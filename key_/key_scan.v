==> flow/design.v <==
`timescale 1ns / 1ps
module key_scan  (
							clk,  							 
							rst_n,             
							key_in_y,          
							key_out_x,         
							led_out,           
							show_hou,          
							show_min,          
							show_sec,          
							stop_clk,
							h,m,s,             
							hou,               
							min,               
							sec,               
							led4
						);
input        clk; 
input        rst_n;
input  [3:0] key_in_y;
input [5:0] show_hou,show_min,show_sec;
output reg [3:0] key_out_x;
output [15:0] led_out;
output reg[3:0] stop_clk = 0,h,m,s,led4 = 4'b0000;
output reg[5:0] hou ,min ,sec;
reg [19:0] count;
always @(posedge clk or negedge rst_n)      
begin
   if(!rst_n) begin                
      count <= 20'd0;         
      key_out_x <= 4'b1111;  
   end		
   else begin
	       if(count == 20'd0)            
            begin
               key_out_x <= 4'b1110;    
					count <= count + 20'b1;  
            end
         else if(count == 20'd249_999)  
            begin
               key_out_x <= 4'b1101;    
					count <= count + 20'b1;  
            end				
			else if(count ==20'd499_999)    
            begin
               key_out_x <= 4'b1011;    
					count <= count + 20'b1;  
            end	
			else if(count ==20'd749_999)    
            begin
               key_out_x <= 4'b0111;    
					count <= count + 20'b1;  
            end				
         else if(count ==20'd999_999)   
			   begin
               count <= 0;              
            end	
	      else
				count <= count + 20'b1;     
     end
end
reg [3:0] key_h1_scan;     
reg [3:0] key_h1_scan_r;   
reg [3:0] key_h2_scan;     
reg [3:0] key_h2_scan_r;   
reg [3:0] key_h3_scan;     
reg [3:0] key_h3_scan_r;   
reg [3:0] key_h4_scan;     
reg [3:0] key_h4_scan_r;   
always @(posedge clk)
	begin
		if(!rst_n) begin                
			key_h1_scan <= 4'b1111;     
			key_h2_scan <= 4'b1111;          
			key_h3_scan <= 4'b1111;          
			key_h4_scan <= 4'b1111;        
		end		
		else begin
		  if(count == 20'd124_999)            
			   key_h1_scan<=key_in_y;          
		  else if(count == 20'd374_999)       
			   key_h2_scan<=key_in_y;          
		  else if(count == 20'd624_999)       
			   key_h3_scan<=key_in_y;          
		  else if(count == 20'd874_999)       
			   key_h4_scan<=key_in_y;          
		end
end
always @(posedge clk)
   begin
		 key_h1_scan_r <= key_h1_scan;   	
		 key_h2_scan_r <= key_h2_scan; 
		 key_h3_scan_r <= key_h3_scan; 
		 key_h4_scan_r <= key_h4_scan;  
	end 
wire [3:0] flag_h1_key = key_h1_scan_r[3:0] & (~key_h1_scan[3:0]);   
wire [3:0] flag_h2_key = key_h2_scan_r[3:0] & (~key_h2_scan[3:0]);   
wire [3:0] flag_h3_key = key_h3_scan_r[3:0] & (~key_h3_scan[3:0]);   
wire [3:0] flag_h4_key = key_h4_scan_r[3:0] & (~key_h4_scan[3:0]);   
reg [15:0] temp_led;
always @ (posedge clk or negedge rst_n)       
begin
    if (!rst_n)begin                  
         temp_led <= 16'd0;      
			hou = 12;
			min = 46;
			sec = 57;
		end
    else
         begin 
             if ( flag_h1_key[0] ) begin 
					temp_led[0] <= ~temp_led[0];
					led4 = 4'b0001;
					stop_clk <= 1;
					h<=1;
					m<=0;
					s<=0;
					hou = show_hou;
					min = show_min;
					sec = show_sec;
				 end    
             if ( flag_h1_key[1] ) begin
					temp_led[1] <= ~temp_led[1]; 
					led4 = 4'b0010;
					stop_clk <= 1;
					h<=0;
					m<=1;
					s<=0;
					hou = show_hou;
					min = show_min;
					sec = show_sec;
				 end   
             if ( flag_h1_key[2] ) begin 
					temp_led[2] <= ~temp_led[2];
					led4 = 4'b0100;
					stop_clk <= 1;
					h<=0;
					m<=0;
					s<=1;
					hou = show_hou;
					min = show_min;
					sec = show_sec;
				 end  
             if ( flag_h1_key[3] ) begin 
					temp_led[3] <= ~temp_led[3];
					led4 = 4'b1100;
					stop_clk <= 1;
					if(h==1&&m==0&&s==0) begin hou = hou + 1;if (hou >= 24) hou = 0;end
					if(h==0&&m==1&&s==0) begin min = min + 1;if (min >= 60) min = 0;end
					if(h==0&&m==0&&s==1) begin sec = sec + 1;if (sec >= 60) sec = 0;end
				 end   
				 if ( flag_h2_key[0] ) begin
					temp_led[4] <= ~temp_led[4];
					led4 = 4'b0011;
					stop_clk <= 1;
					if(h==1&&m==0&&s==0) begin hou = hou - 1; if (hou <= 0) hou = 23;end
					if(h==0&&m==1&&s==0) begin min = min - 1; if (min <= 0) min = 59;end
					if(h==0&&m==0&&s==1) begin sec = sec - 1; if (sec <= 0) sec = 59;end
				 end   
             if ( flag_h2_key[1] ) begin
					temp_led[5] <= ~temp_led[5]; 
					led4 = 4'b1000;
					stop_clk <= 0;
					h<=0;
					m<=0;
					s<=0;
				 end   
             if ( flag_h2_key[2] ) begin 
					temp_led[6] <= ~temp_led[6]; 	
					hou = 12;
					min = 46;
					sec = 57;
					h<=1;
					m<=1;
					s<=1;
					stop_clk <= 0;
					led4 = 4'b0101;
				 end   
             if ( flag_h2_key[3] ) temp_led[7] <= ~temp_led[7];    
				 if ( flag_h3_key[0] ) temp_led[8] <= ~temp_led[8];    
             if ( flag_h3_key[1] ) temp_led[9] <= ~temp_led[9];    
             if ( flag_h3_key[2] ) temp_led[10] <= ~temp_led[10];    
             if ( flag_h3_key[3] ) temp_led[11] <= ~temp_led[11];    
				 if ( flag_h4_key[0] ) temp_led[12] <= ~temp_led[12];    
             if ( flag_h4_key[1] ) temp_led[13] <= ~temp_led[13];    
             if ( flag_h4_key[2] ) temp_led[14] <= ~temp_led[14];    
				 if ( flag_h4_key[3] ) temp_led[15] <= ~temp_led[15];    
         end
end
 assign led_out = temp_led;
endmodule
Reports on key_scan --
What the tools print for key_scan, step after step. Line numbers count from 1 in the design file above. Operators: Yosys type, input widths -> output width; for muxes data width and select width s. A cell with n/a has no value.
Set-up: top key_scan, clock port clk, library sky130hd, corner tt_025C_1v80

Elaborated design --
Counts by Yosys on the flattened word-level netlist (proc, flatten, opt, wreduce; memories kept). Register bits leave out memories and registers merged into their read ports (data or address). Print and check cells are left out. Cells with the same type and inputs are merged into one.
Bit counts: output and inout bits 58, input bits 24, word-level cells 161, bits in registers 98
Operators by class: eq/ne operators 8, bitwise operators 27, mux-type cells 59, add/subtract/negate cells 7, order comparisons 6, reduce/logical cells 19
Operators by type and width (count):
- $mux 6 | 30
- $mux 20 | 5
- $eq 20x20->1 const B | 4
- $eq 20x19->1 const B | 2
- $mux 4 | 10
- $add 20x1->20 const B | 1
- $eq 20x17->1 const B | 1
- $eq 20x18->1 const B | 1
- $logic_not 20->1 | 1
- $not 1->1 | 19
- $add 6x1->6 const B | 3
- $sub 6x1->6 const B | 3
- $le 6x1->1 const B | 3
- $and 4x4->4 | 4
- $not 4->4 | 4
- $mux 1 | 14
- $logic_not 4->1 | 3
- $ge 6x6->1 const B | 2
- $reduce_bool 7->1 | 1
- $logic_and 1x1->1 | 6
- $reduce_and 2->1 | 3
- $ge 6x5->1 const B | 1
- $reduce_bool 5->1 | 1
- $reduce_and 4->1 | 1
- $reduce_bool 4->1 | 1
- $reduce_and 3->1 | 1
- $reduce_or 2->1 | 1

Longest topological paths --
Depth = most cells in a row (Yosys ltp): at word level without a register or memory, in the mapped netlist without a sequential cell, where the memories' decode and read muxes count.
Logic depth: depth in word-level cells 16, ABC_AREA 0, gate-level depth with buffers 22, gate-level depth less buffers 19

Mapped cells and area --
Source: synth_stat.txt of the flow (Yosys; design flattened, memories mapped). It holds for the ABC_AREA given above (unset counts as 0); a run with the other value may have another netlist.
Cells by type:
- sky130_fd_sc_hd__dfrtp_1 | count 44, total area 1.1E+03 sq um
- sky130_fd_sc_hd__dfxtp_1 | count 32, total area 640.614 sq um
- sky130_fd_sc_hd__dfstp_2 | count 14, total area 367.853 sq um
- sky130_fd_sc_hd__mux2i_1 | count 30, total area 300.288 sq um
- sky130_fd_sc_hd__xnor2_1 | count 33, total area 289.027 sq um
- sky130_fd_sc_hd__nand2_1 | count 71, total area 266.506 sq um
- sky130_fd_sc_hd__edfxtp_1 | count 8, total area 240.23 sq um
- sky130_fd_sc_hd__nor2_1 | count 59, total area 221.462 sq um
- sky130_fd_sc_hd__xor2_1 | count 20, total area 175.168 sq um
- sky130_fd_sc_hd__ha_1 | count 12, total area 150.144 sq um
- sky130_fd_sc_hd__nand2b_1 | count 19, total area 118.864 sq um
- sky130_fd_sc_hd__o21ai_0 | count 22, total area 110.106 sq um
- sky130_fd_sc_hd__nand3_1 | count 21, total area 105.101 sq um
- sky130_fd_sc_hd__buf_4 | count 13, total area 97.594 sq um
- sky130_fd_sc_hd__and3_1 | count 15, total area 93.84 sq um
- sky130_fd_sc_hd__a21oi_1 | count 18, total area 90.086 sq um
- sky130_fd_sc_hd__clkbuf_1 | count 23, total area 86.333 sq um
- sky130_fd_sc_hd__nor3_1 | count 16, total area 80.077 sq um
Not listed: further types 59, cells in them 181.
Synthesis totals: sequential area 2349.8 sq um, mapped cells 651, flip-flop cells 98, buffers 46, cell area after synthesis 5918.2 sq um

Path before layout --
OpenSTA on the mapped netlist: ideal clock, no wires. The path of least setup slack (recovery checks aside). Input and output delay are each 20% of the period. Register names are those of the netlist, which keeps one name where synthesis merged equal registers.
Timing path post-synthesis: path type input to register, from in show_min[0], to reg min[3], arrival time 3.852 ns, launch time at the first pin 0.978 ns, clock period 4.89 ns, required time 4.815 ns, path slack 0.963 ns, stages on the path 14, library setup time 0.075 ns, buffers on the path 0, delay of the path 2.949 ns, external input delay 0.978 ns, period reached after synthesis 3.927 ns
"delay of the path" = arrival - input delay + setup time. "stages on the path": output pins that drive a net of the path, with the launching flip-flop's if there is one; two outputs of one cell count as two. "period reached after synthesis" = period - worst setup slack (recovery checks aside). The figure is calculated, with input and output delays left at 20% of the set period. The rows between start and end are the longest chain of elaborated cells between them; the timing report does not say that the signal goes this way. Where chains are equally long, one stands for them. Each line given opens the expression or statement behind the cell; cells for indexed reads and writes are added by Yosys, which also makes memories of some case tables. A register here has more assigning lines than the two given.
Between the ends, post-synthesis: cells stage by stage sky130_fd_sc_hd__mux2_2 sky130_fd_sc_hd__ha_1 sky130_fd_sc_hd__inv_1 sky130_fd_sc_hd__nor3b_1 sky130_fd_sc_hd__o211ai_1 sky130_fd_sc_hd__nor2_1 sky130_fd_sc_hd__a211o_1 sky130_fd_sc_hd__ha_1 sky130_fd_sc_hd__inv_1 sky130_fd_sc_hd__xnor3_1 sky130_fd_sc_hd__nand2b_1 sky130_fd_sc_hd__or4_4 sky130_fd_sc_hd__a221o_1 sky130_fd_sc_hd__o211ai_2, length of the longest elaborated chain 14, elaborated cells between the ends (all ways) 14, source lines of those cells 8, those cells by class 2 x add/sub; 2 x compare; 10 x mux
Ends and longest elaborated chain, post-synthesis:
- start: declaration | RTL line 21 | input [5:0] show_hou,show_min,show_sec;
- $mux 6 | RTL line 111 | if ( flag_h1_key[0] ) begin
- $mux 6 | RTL line 122 | if ( flag_h1_key[1] ) begin
- $mux 6 | RTL line 133 | if ( flag_h1_key[2] ) begin
- $add 6x1->6 | RTL line 149 | if(h==0&&m==1&&s==0) begin min = min + 1;if (min >= 60) min = 0;end
- $ge 6x6->1 | RTL line 149
- $mux 6 (2 in a row) | RTL line 149
- $mux 6 | RTL line 144 | if ( flag_h1_key[3] ) begin
- $sub 6x1->6 | RTL line 157 | if(h==0&&m==1&&s==0) begin min = min - 1; if (min <= 0) min = 59;end
- $le 6x1->1 | RTL line 157
- $mux 6 (2 in a row) | RTL line 157
- $mux 6 | RTL line 152 | if ( flag_h2_key[0] ) begin
- $mux 6 | RTL line 168 | if ( flag_h2_key[2] ) begin
- end: assignment | RTL line 130 | min = show_min;
- end: assignment | RTL line 141 | min = show_min;
- end: declaration | RTL line 25 | output reg[5:0] hou ,min ,sec;

Path in the finished layout --
From the final timing report of flow run 1: the path of least setup slack in the routed layout; clock arrival at registers is part of the times.
Timing path post-layout: path type register to register, from reg key_h1_scan_r[0], to reg min[3], path slack -0.10 ns, required time 3.74 ns, arrival time 3.83 ns, buffers on the path 1, library setup time 0.08 ns, launch time at the first pin 0.34 ns, clock period 3.48 ns, stages on the path 18
The rows between start and end are the longest chain of elaborated cells between them; the timing report does not say that the signal goes this way. Where chains are equally long, one stands for them. A register here has more assigning lines than the two given.
Between the ends, post-layout: cells stage by stage sky130_fd_sc_hd__dfxtp_2 sky130_fd_sc_hd__nor2b_4 sky130_fd_sc_hd__nor3_4 sky130_fd_sc_hd__buf_6 sky130_fd_sc_hd__mux2_4 sky130_fd_sc_hd__ha_4 sky130_fd_sc_hd__inv_2 sky130_fd_sc_hd__nor3b_1 sky130_fd_sc_hd__o211ai_1 sky130_fd_sc_hd__nor2_2 sky130_fd_sc_hd__a211o_1 sky130_fd_sc_hd__ha_2 sky130_fd_sc_hd__inv_2 sky130_fd_sc_hd__xnor3_1 sky130_fd_sc_hd__nand2b_4 sky130_fd_sc_hd__or4_4 sky130_fd_sc_hd__a221o_1 sky130_fd_sc_hd__o211ai_2, length of the longest elaborated chain 15, elaborated cells between the ends (all ways) 15, source lines of those cells 9, those cells by class 2 x add/sub; 2 x compare; 10 x mux; 1 x logic
Ends and longest elaborated chain, post-layout:
- start: declaration | RTL line 63 | reg [3:0] key_h1_scan_r;
- start: assignment | RTL line 91 | key_h1_scan_r <= key_h1_scan;
- $and 4x4->4 | RTL line 96 | wire [3:0] flag_h1_key = key_h1_scan_r[3:0] & (~key_h1_scan[3:0]);
- $mux 6 | RTL line 111 | if ( flag_h1_key[0] ) begin
- $mux 6 | RTL line 122 | if ( flag_h1_key[1] ) begin
- $mux 6 | RTL line 133 | if ( flag_h1_key[2] ) begin
- $add 6x1->6 | RTL line 149 | if(h==0&&m==1&&s==0) begin min = min + 1;if (min >= 60) min = 0;end
- $ge 6x6->1 | RTL line 149
- $mux 6 (2 in a row) | RTL line 149
- $mux 6 | RTL line 144 | if ( flag_h1_key[3] ) begin
- $sub 6x1->6 | RTL line 157 | if(h==0&&m==1&&s==0) begin min = min - 1; if (min <= 0) min = 59;end
- $le 6x1->1 | RTL line 157
- $mux 6 (2 in a row) | RTL line 157
- $mux 6 | RTL line 152 | if ( flag_h2_key[0] ) begin
- $mux 6 | RTL line 168 | if ( flag_h2_key[2] ) begin
- end: assignment | RTL line 130 | min = show_min;
- end: assignment | RTL line 141 | min = show_min;
- end: declaration | RTL line 25 | output reg[5:0] hou ,min ,sec;

Ticket comment

Stored flow runs of key_scan (2 of them; Yosys, OpenROAD, sky130hd). They differ in their settings and are not a sequence. Constraints: input delay and output delay 20% of the set period each, output load 0.01 pF.
"clock period achieved": clock period set for the run, less the worst setup slack. It is reckoned from that one timing run; input and output delays stay at 20% of the period that was set.
By "allowed time less slack (worst setup path)" is meant the share of the clock period that the worst setup path is allowed (20% is reserved at inputs, 20% at outputs), minus its slack. Clock arrival times at its registers enter into it.

[flow run 1] flow files
==> flow/run.sh <==
#!/bin/bash
# the make line also repeats the synthesis and layout settings of config.mk as NAME=value (left out here)
make -C /OpenROAD-flow-scripts/flow DESIGN_CONFIG=/design/flow/config.mk WORK_HOME=/design/flow/orfs CLKGATE_MAP_FILE= finish
==> flow/config.mk <==
export PLATFORM = sky130hd
export DESIGN_NAME = key_scan
export DESIGN_NICKNAME = key_scan
export VERILOG_FILES = /design/flow/design.v
export SDC_FILE = /design/flow/constraint.sdc
export NUM_CORES = 4
export LEC_CHECK = 0
export ABC_AREA = 0
export CAP_MARGIN = 20
export CELL_PAD_IN_SITES_DETAIL_PLACEMENT = 0
export CORE_ASPECT_RATIO = 1.31
export CORE_MARGIN = 2
export CORE_UTILIZATION = 42
export CTS_CLUSTER_SIZE = 60
export GPL_ROUTABILITY_DRIVEN = 0
export HOLD_SLACK_MARGIN = 0.3
export SETUP_SLACK_MARGIN = 1.0
export SLEW_MARGIN = 20
==> flow/constraint.sdc <==
create_clock -name core_clock -period 3.48 [get_ports {clk}]
set_input_delay 0.6960 -clock core_clock [delete_from_list [all_inputs] [get_ports {clk}]]
set_output_delay 0.6960 -clock core_clock [all_outputs]
set_load 0.01 [all_outputs]

[flow run 1] result: worst setup slack after layout -0.096 ns; Yosys chip area after synthesis 5918.2 sq um; final worst hold slack 0.366 ns; allowed time less slack (worst setup path) 3.58 ns; type of the worst setup path register to register; standard-cell area of the final layout 8036.5 sq um; clock period achieved 3.576 ns; area of the die 15065.6 sq um

[flow run 2] flow files
==> flow/run.sh <==
#!/bin/bash
# the make line also repeats the synthesis and layout settings of config.mk as NAME=value (left out here)
make -C /OpenROAD-flow-scripts/flow DESIGN_CONFIG=/design/flow/config.mk WORK_HOME=/design/flow/orfs CLKGATE_MAP_FILE= finish
==> flow/config.mk <==
export PLATFORM = sky130hd
export DESIGN_NAME = key_scan
export DESIGN_NICKNAME = key_scan
export VERILOG_FILES = /design/flow/design.v
export SDC_FILE = /design/flow/constraint.sdc
export NUM_CORES = 4
export LEC_CHECK = 0
export CAP_MARGIN = 25
export CORE_MARGIN = 2
export CORE_UTILIZATION = 27
export CTS_CLUSTER_DIAMETER = 399
export CTS_CLUSTER_SIZE = 38
export GPL_TIMING_DRIVEN = 1
export HOLD_SLACK_MARGIN = 0.16
export MIN_ROUTING_LAYER = met1
export SLEW_MARGIN = 35
export TNS_END_PERCENT = 5
==> flow/constraint.sdc <==
create_clock -name core_clock -period 3.76 [get_ports {clk}]
set_input_delay 0.7520 -clock core_clock [delete_from_list [all_inputs] [get_ports {clk}]]
set_output_delay 0.7520 -clock core_clock [all_outputs]
set_load 0.01 [all_outputs]

[flow run 2] result: worst setup slack after layout 0.067 ns; Yosys chip area after synthesis 5918.2 sq um; final worst hold slack 0.361 ns; allowed time less slack (worst setup path) 3.69 ns; type of the worst setup path register to register; standard-cell area of the final layout 7699.9 sq um; clock period achieved 3.693 ns; area of the die 23119.2 sq um
